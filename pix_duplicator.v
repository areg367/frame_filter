==> flow/design.v <==
module duplicator
#(
parameter pix_depth = 4,
parameter frame_width = 10,
parameter filter_size = 5,
parameter add_cells = (filter_size-1)/2
)
(
input clk,
input resetn,
input  [pix_depth-1:0] i_TDATA,
input                  i_TVALID,
input                  i_TREADY,
input            [1:0] i_TUSER,
output [pix_depth-1:0] o_TDATA,
output reg             o_TREADY,
output reg             o_TVALID,
output           [1:0] o_TUSER
);
reg [pix_depth+pix_depth*(frame_width+2*add_cells)-1:0] row_buffer = 0;
reg [10:0] pix_cnt = 0;  
always@(posedge clk)
begin
	if(resetn == 0)
	begin
	    pix_cnt  <= 0;
		o_TVALID <= 0;
		o_TREADY <= 0;
	end
	else
	begin
		if(pix_cnt < add_cells && i_TVALID == 1)
		begin
			row_buffer                <= row_buffer << pix_depth;
			if(pix_cnt + 1 < add_cells)
			begin
				o_TREADY                  <= 0;
			end
			else
			begin
				o_TREADY                  <= 1;
			end	
			row_buffer[pix_depth-1:0] <= i_TDATA;
			o_TVALID                  <= 1;
			pix_cnt                   <= pix_cnt + 1;
		end
		else if(pix_cnt >= add_cells && pix_cnt < frame_width && i_TVALID == 1)
		begin
			row_buffer                <= row_buffer << pix_depth;
			o_TREADY                  <= 1;
			row_buffer[pix_depth-1:0] <= i_TDATA;
			o_TVALID                  <= 1;
			pix_cnt                   <= pix_cnt + 1;
		end
		else if(pix_cnt >=  frame_width && pix_cnt < (frame_width+2*add_cells) && i_TVALID == 1)
		begin
			row_buffer                <= row_buffer << pix_depth;
			o_TREADY                  <= 0;
			if(pix_cnt==(frame_width+2*add_cells)-1)
				o_TREADY              <= 1;
			row_buffer[pix_depth-1:0] <= i_TDATA;
			o_TVALID                  <= 1;
			pix_cnt                   <= pix_cnt + 1;
		end
		else
		begin
			o_TVALID <= 0;
			pix_cnt  <= 0;
			o_TREADY <= 0;
		end
	end
end
assign o_TDATA = (resetn == 1)? row_buffer[pix_depth-1:0] :     0;
assign o_TUSER = (resetn == 1)? i_TUSER                   : 2'b00;
endmodule
module pix_duplicator
#(
parameter pix_depth = 4,
parameter frame_width = 10,
parameter filter_size = 5,
parameter add_cells = (filter_size-1)/2
)
(
input clk,
input resetn,
input  [pix_depth-1:0] i_TDATA,
input                  i_TVALID,
input            [1:0] i_TUSER,
input READY_FROM_TB,
output s_tready,
output m_tvalid,
output [pix_depth-1:0]  o_d0,
output [pix_depth-1:0]  o_d1,
output [pix_depth-1:0]  o_d2,
output [pix_depth-1:0]  o_d3,
output [pix_depth-1:0]  o_d4
);
wire [pix_depth-1:0] o_TDATA_wr_in_d0;
wire i_TREADY_wr_s_tready;
wire o_TVALID_wr_s_tvalid;
duplicator
#(
.pix_depth  (pix_depth),
.frame_width(frame_width),
.filter_size(filter_size),
.add_cells  (add_cells)
)
duplicator_1
(
.clk(clk),
.resetn(resetn),
.i_TDATA(i_TDATA),
.i_TVALID(i_TVALID),
.i_TREADY(i_TREADY_wr_s_tready),
.i_TUSER(i_TUSER),
.o_TDATA(o_TDATA_wr_in_d0),
.o_TREADY(s_tready),
.o_TVALID(o_TVALID_wr_s_tvalid)
);
wire VALID_OUT;
rot_fifo
#(
.pix_depth  (pix_depth),
.frame_width(frame_width),
.filter_size(filter_size),
.add_cells  (add_cells)
)
rot_fifo_1
(
.clock(clk),
.resetn(resetn),
.TUSER(i_TUSER),
.s_tvalid(o_TVALID_wr_s_tvalid),
.s_tready(i_TREADY_wr_s_tready), 
.m_tready(READY_FROM_TB),
.m_tvalid(m_tvalid), 
.in_d0(o_TDATA_wr_in_d0),
.o_d0(o_d0),
.o_d1(o_d1),
.o_d2(o_d2),
.o_d3(o_d3),
.o_d4(o_d4)
);
endmodule
module rot_fifo
#(
parameter pix_depth = 4,
parameter frame_width = 10,
parameter filter_size = 5,
parameter add_cells = (filter_size-1)/2
)
(
input clock,
input resetn,
input [1:0] TUSER,
input      s_tvalid,
output reg s_tready,
input      m_tready,
output reg m_tvalid,
input  [pix_depth-1:0] in_d0,
output [pix_depth-1:0]  o_d0,
output [pix_depth-1:0]  o_d1,
output [pix_depth-1:0]  o_d2,
output [pix_depth-1:0]  o_d3,
output [pix_depth-1:0]  o_d4
);
reg empty;
reg full;
reg [filter_size*pix_depth-1:0] pix_2d_buffer [frame_width + 2*add_cells - 1 : 0];
reg [((pix_depth)*5*(frame_width+2*add_cells)):0] buffer = 0;
reg [10:0] cnt = 0;
localparam buff_depth = frame_width + 2*add_cells;
genvar i;
generate for (i=0; i<buff_depth; i=i+1) begin : lbl_buff_array_shift
    if (i == 0) begin
        always @ (posedge clock) begin
            if (s_tvalid) begin
                pix_2d_buffer[i] <= {filter_size{in_d0}};
            end
        end
    end else begin
        always @ (posedge clock) begin
            if (s_tvalid) begin
                pix_2d_buffer[i] <= pix_2d_buffer[i-1];
            end
        end
    end
end
endgenerate  
always @(posedge clock)
begin
	if(resetn == 1'b0)
	begin
		full     <= 0;
		empty    <= 1;
		cnt      <= 0;
		s_tready <= 0;
		m_tvalid <= 0;
	end
	else
	begin
		s_tready <= 1;
		if(s_tvalid == 1)
		begin
			if(TUSER[0] == 1 && TUSER[1] == 1)
			begin
				buffer    <= buffer << pix_depth;
				empty     <= 0;			 
				buffer[pix_depth-1:0] <= in_d0;
				buffer[(pix_depth-1)+  (pix_depth*(frame_width+2*add_cells)):  (pix_depth*(frame_width+2*add_cells))] <= in_d0;
				buffer[(pix_depth-1)+2*(pix_depth*(frame_width+2*add_cells)):2*(pix_depth*(frame_width+2*add_cells))] <= in_d0;
				cnt <= cnt + 3;
			end
			else
			begin
				buffer    <= buffer << pix_depth;
				buffer[pix_depth-1:0] <= in_d0;
				empty     <= 0;			 
				cnt       <= cnt + 1;     
			end
		end
		if(cnt == 5*(frame_width+2*add_cells) - 1)
		begin
			cnt      <= 0;
			full     <= 1;
			m_tvalid <= 1;
			s_tready <= 0;
		end 
	end
end
assign o_d0 = (resetn != 0 && full == 1 && m_tready == 1)? buffer[1*pix_depth*(frame_width+2*add_cells)-1:1*pix_depth*(frame_width+2*add_cells)-pix_depth]: 0;
assign o_d1 = (resetn != 0 && full == 1 && m_tready == 1)? buffer[2*pix_depth*(frame_width+2*add_cells)-1:2*pix_depth*(frame_width+2*add_cells)-pix_depth]: 0;
assign o_d2 = (resetn != 0 && full == 1 && m_tready == 1)? buffer[3*pix_depth*(frame_width+2*add_cells)-1:3*pix_depth*(frame_width+2*add_cells)-pix_depth]: 0;
assign o_d3 = (resetn != 0 && full == 1 && m_tready == 1)? buffer[4*pix_depth*(frame_width+2*add_cells)-1:4*pix_depth*(frame_width+2*add_cells)-pix_depth]: 0;
assign o_d4 = (resetn != 0 && full == 1 && m_tready == 1)? buffer[5*pix_depth*(frame_width+2*add_cells)-1:5*pix_depth*(frame_width+2*add_cells)-pix_depth]: 0;
endmodule
; ---- Tool chain data of pix_duplicator
; The steps from the RTL of pix_duplicator to its reports follow in flow order.
; Line numbers count from 1 in the design file above.
; Operators carry their Yosys type and port widths (W data, S select, Z words).
; The mark n/a stands for no value.
[design]
top = pix_duplicator
clock_port = clk
library = sky130hd
lib_corner = tt_025C_1v80

; ---- Word-level counts
; Yosys after proc, flatten, opt, wreduce and memory -nomap, before mapping. Print and check cells are not counted. Equal cells are merged and count once.
[word_totals]
register_bits = 309
in_bits = 10
output_inout_bits = 22
elab_cells = 59
[classes]
bitwise = 1
n_eq = 2
muxes = 23
cmp = 6
add_sub_neg = 3
n_reduce_logical = 12
[op_table]
columns = operator, count
row1 = $mux W4, 11
row2 = $mux W11, 4
row3 = $lt A32 B2 Y1 const B, 1
row4 = $lt A11 B4 Y1 const B, 2
row5 = $add A11 B1 Y12 const B, 1
row6 = $add A11 B1 Y11 const B, 1
row7 = $add A11 B2 Y11 const B, 1
row8 = $ge A11 B2 Y1 const B, 1
row9 = $lt A11 B2 Y1 const B, 1
row10 = $ge A11 B4 Y1 const B, 1
row11 = $eq A11 B4 Y1 const B, 1
row12 = $eq A11 B7 Y1 const B, 1
row13 = $logic_and A1 B1 Y1, 8
row14 = $mux W1, 8
row15 = $reduce_and A2 Y1, 2
row16 = $reduce_bool A3 Y1, 1
row17 = $reduce_or A2 Y1, 1
row18 = $not A1 Y1, 1

; ---- Logic depth
; Yosys ltp: most cells in a row. Word level: on the elaborated netlist, between registers, memories and ports. Mapped: between sequential cells and ports; inverters and the memories' decode and read muxes count.
[logic_depth]
word_depth = 6
ABC_AREA = 0
mapped_depth = 7
depth_no_buf = 7

; ---- After synthesis
; Source: synth_stat.txt of the flow (Yosys; design flattened, memories mapped). It holds for the ABC_AREA given above (unset counts as 0); a run with the other value may have another netlist.
; Totals and module areas in this step are rounded.
[by_type]
columns = cell_type, count
row1 = sky130_fd_sc_hd__edfxtp_1, 284
row2 = sky130_fd_sc_hd__dfxtp_1, 25
row3 = sky130_fd_sc_hd__and2_1, 21
row4 = sky130_fd_sc_hd__xnor2_1, 8
row5 = sky130_fd_sc_hd__nor2_1, 17
row6 = sky130_fd_sc_hd__a21o_1, 8
row7 = sky130_fd_sc_hd__and3_1, 6
row8 = sky130_fd_sc_hd__ha_1, 3
row9 = sky130_fd_sc_hd__xor2_1, 4
row10 = sky130_fd_sc_hd__nand2_1, 8
row11 = sky130_fd_sc_hd__inv_1, 7
row12 = sky130_fd_sc_hd__nor4b_1, 3
row13 = sky130_fd_sc_hd__nor4_1, 4
row14 = sky130_fd_sc_hd__fa_1, 1
row15 = sky130_fd_sc_hd__nand3_1, 4
row16 = sky130_fd_sc_hd__nand4_1, 3
row17 = sky130_fd_sc_hd__a21oi_1, 3
row18 = sky130_fd_sc_hd__nand4_2, 1
; Other cell types: 11; their cells: 13.
[mapped]
mapped_cells = 423
n_buf = 3
area_um2 = 9700
flip_flops = 309
; By module: a second synthesis without flattening, with its own total; a netlist apart from the flattened one above.
[unflattened]
cells_unflattened = 438
area_unflattened_um2 = 9900
; Rows give one instance, submodules left out.
[by_module]
columns = mod, n_cells, n_inst, mod_area_um2
row1 = rot_fifo, 388, 1, 9300
row2 = duplicator, 50, 1, 650
row3 = pix_duplicator, 0, 1, 0.0

; ---- Worst setup path after synthesis
; Source: OpenSTA report_checks on the synthesized netlist (no wires, ideal clock, input and output delay 20% of the period each), path of least setup slack; recovery checks are left aside. Register names are those of the netlist, which keeps one name where synthesis merged equal registers.
[synth_path]
kind = input to register
startpoint = input port resetn
endpoint = register rot_fifo_1.buffer[0]
driving_pins = 1
path_delay_ps = 6955
t_arrival_ps = 8100
setup_slack_ps = 325
n_path_buf = 0
t_first_pin_ps = 1820
input_delay_ps = 1820
setup_ps = 675
tclk_ps = 9100
synth_period_reached_ps = 8775
; "path_delay_ps" = arrival - input delay + setup time.
; "driving_pins" counts driving pins, that of a launching flip-flop among them; a cell with two outputs on the path counts twice.
; "synth_period_reached_ps" = period - worst setup slack (recovery checks aside). The figure is calculated, with input and output delays left at 20% of the set period.
; The rows between start and end are the longest chain of elaborated cells between them; the timing report does not say that the signal goes this way. Where chains are equally long, one stands for them.
; A line is the first line of the expression or statement that the cell stems from. Yosys adds cells for indexed reads and writes and turns some case tables into memories.
; A register here has more assigning lines than the two given.
; Only ways into the end's enable, where the timed path ends, are counted here.
[synth_via]
cell_sequence = sky130_fd_sc_hd__and2_1
elab_chain_cells = 1
cells_between = 1
lines_between = 0
[synth_lines]
columns = item, line_no
row1 = from (decl), 85  ; input resetn,
row2 = $reduce_and A2 Y1, n/a
row3 = to (assign), 207  ; buffer <= buffer << pix_depth;
row4 = to (assign), 209  ; buffer[pix_depth-1:0] <= in_d0;
row5 = to (decl), 170  ; reg [((pix_depth)*5*(frame_width+2*add_cells)):0] buffer = 0;

; ---- Path in the finished layout
; Path of least setup slack in the final report of flow run A (OpenROAD, finished layout, wires in). Where an end is a register, its clock arrival counts in the times.
; The path's times are printed in steps of 10 ps; the period is the one set.
[layout_path]
kind = input to output
startpoint = input port resetn
endpoint = output port o_d0[2]
tclk_ps = 7450
t_arrival_ps = 3450
setup_slack_ps = 2510
driving_pins = 4
t_first_pin_ps = 1490
output_delay_ps = 1490
n_path_buf = 2
input_delay_ps = 1490
; The rows between start and end are the longest chain of elaborated cells between them; the timing report does not say that the signal goes this way. Where chains are equally long, one stands for them.
[layout_via]
cell_sequence = sky130_fd_sc_hd__clkdlybuf4s50_1 sky130_fd_sc_hd__and3_1 sky130_fd_sc_hd__and2_1 sky130_fd_sc_hd__clkdlybuf4s50_1
elab_chain_cells = 3
cells_between = 3
[layout_lines]
columns = item, line_no
row1 = from (decl), 85  ; input resetn,
row2 = $logic_and A1 B1 Y1 x2, 231  ; assign o_d0 = (resetn != 0 && full == 1 && m_tready == 1)? buffer[1*pix_depth*(frame_width+2*add_cells)-1:1*pi ...
row3 = $mux W4, 231
row4 = to (decl), 92  ; output [pix_depth-1:0]  o_d0,

==> results <==
2 stored runs of pix_duplicator in the flow (synthesis by Yosys, layout by OpenROAD, sky130hd cells), in arbitrary order. Constraints: input delay and output delay 20% of the set period each, output load 0.01 pF.
"worst_setup_path_time_ps" means the part of the period allowed to the worst setup path (the constraints hold back 20% at inputs and 20% at outputs) less its slack; where the path has registers, the arrival times of their clocks count too.
By "power_total_uw" is meant OpenSTA's value without simulated activity: inputs other than the clock are taken to toggle once in ten clock periods, and the tool carries that through the logic.
"worst_setup_path_time_ps" is given in steps of 10 ps.
Results are given in rounded form.

# flow run A
==> flow/run.sh <==
#!/bin/bash
# the make line also repeats the synthesis and layout settings of config.mk as NAME=value (left out here)
make -C /OpenROAD-flow-scripts/flow DESIGN_CONFIG=/design/flow/config.mk WORK_HOME=/design/flow/orfs CLKGATE_MAP_FILE= finish
==> flow/config.mk <==
export PLATFORM = sky130hd
export DESIGN_NAME = pix_duplicator
export DESIGN_NICKNAME = pix_duplicator
export VERILOG_FILES = /design/flow/design.v
export SDC_FILE = /design/flow/constraint.sdc
export NUM_CORES = 4
export LEC_CHECK = 0
export CAP_MARGIN = 20
export CELL_PAD_IN_SITES_GLOBAL_PLACEMENT = 2
export CORE_ASPECT_RATIO = 1.31
export CORE_MARGIN = 2
export CORE_UTILIZATION = 50
export CTS_CLUSTER_DIAMETER = 55
export HOLD_SLACK_MARGIN = 0.09
export PLACE_DENSITY = 0.47
export SLEW_MARGIN = 20
export TNS_END_PERCENT = 30
==> flow/constraint.sdc <==
create_clock -name core_clock -period 7.45 [get_ports {clk}]
set_input_delay 1.4900 -clock core_clock [delete_from_list [all_inputs] [get_ports {clk}]]
set_output_delay 1.4900 -clock core_clock [all_outputs]
set_load 0.01 [all_outputs]

==> flow run A: results <==
fin_ws_ps=2500
synthesis_area_um2=9700
layout_stdcell_area_um2=11000
worst_setup_path_time_ps=1960
timing.worst_path_kind="input to output"
utilization_frac=0.59
final_die_area_um2=21000
power_total_uw=3300
fin_hold_ws_ps=410

# flow run B
==> flow/run.sh <==
#!/bin/bash
# the make line also repeats the synthesis and layout settings of config.mk as NAME=value (left out here)
make -C /OpenROAD-flow-scripts/flow DESIGN_CONFIG=/design/flow/config.mk WORK_HOME=/design/flow/orfs CLKGATE_MAP_FILE= finish
==> flow/config.mk <==
export PLATFORM = sky130hd
export DESIGN_NAME = pix_duplicator
export DESIGN_NICKNAME = pix_duplicator
export VERILOG_FILES = /design/flow/design.v
export SDC_FILE = /design/flow/constraint.sdc
export NUM_CORES = 4
export LEC_CHECK = 0
export CAP_MARGIN = 0
export CELL_PAD_IN_SITES_DETAIL_PLACEMENT = 0
export CELL_PAD_IN_SITES_GLOBAL_PLACEMENT = 1
export CORE_MARGIN = 8
export CORE_UTILIZATION = 26
export CTS_CLUSTER_SIZE = 52
export PLACE_DENSITY_LB_ADDON = 0.2
export SLEW_MARGIN = 15
export TNS_END_PERCENT = 40
==> flow/constraint.sdc <==
create_clock -name core_clock -period 5.49 [get_ports {clk}]
set_input_delay 1.0980 -clock core_clock [delete_from_list [all_inputs] [get_ports {clk}]]
set_output_delay 1.0980 -clock core_clock [all_outputs]
set_load 0.01 [all_outputs]

==> flow run B: results <==
fin_ws_ps=1200
synthesis_area_um2=9700
layout_stdcell_area_um2=12000
worst_setup_path_time_ps=2100
timing.worst_path_kind="input to output"
utilization_frac=0.32
final_die_area_um2=44000
power_total_uw=4800
fin_hold_ws_ps=420
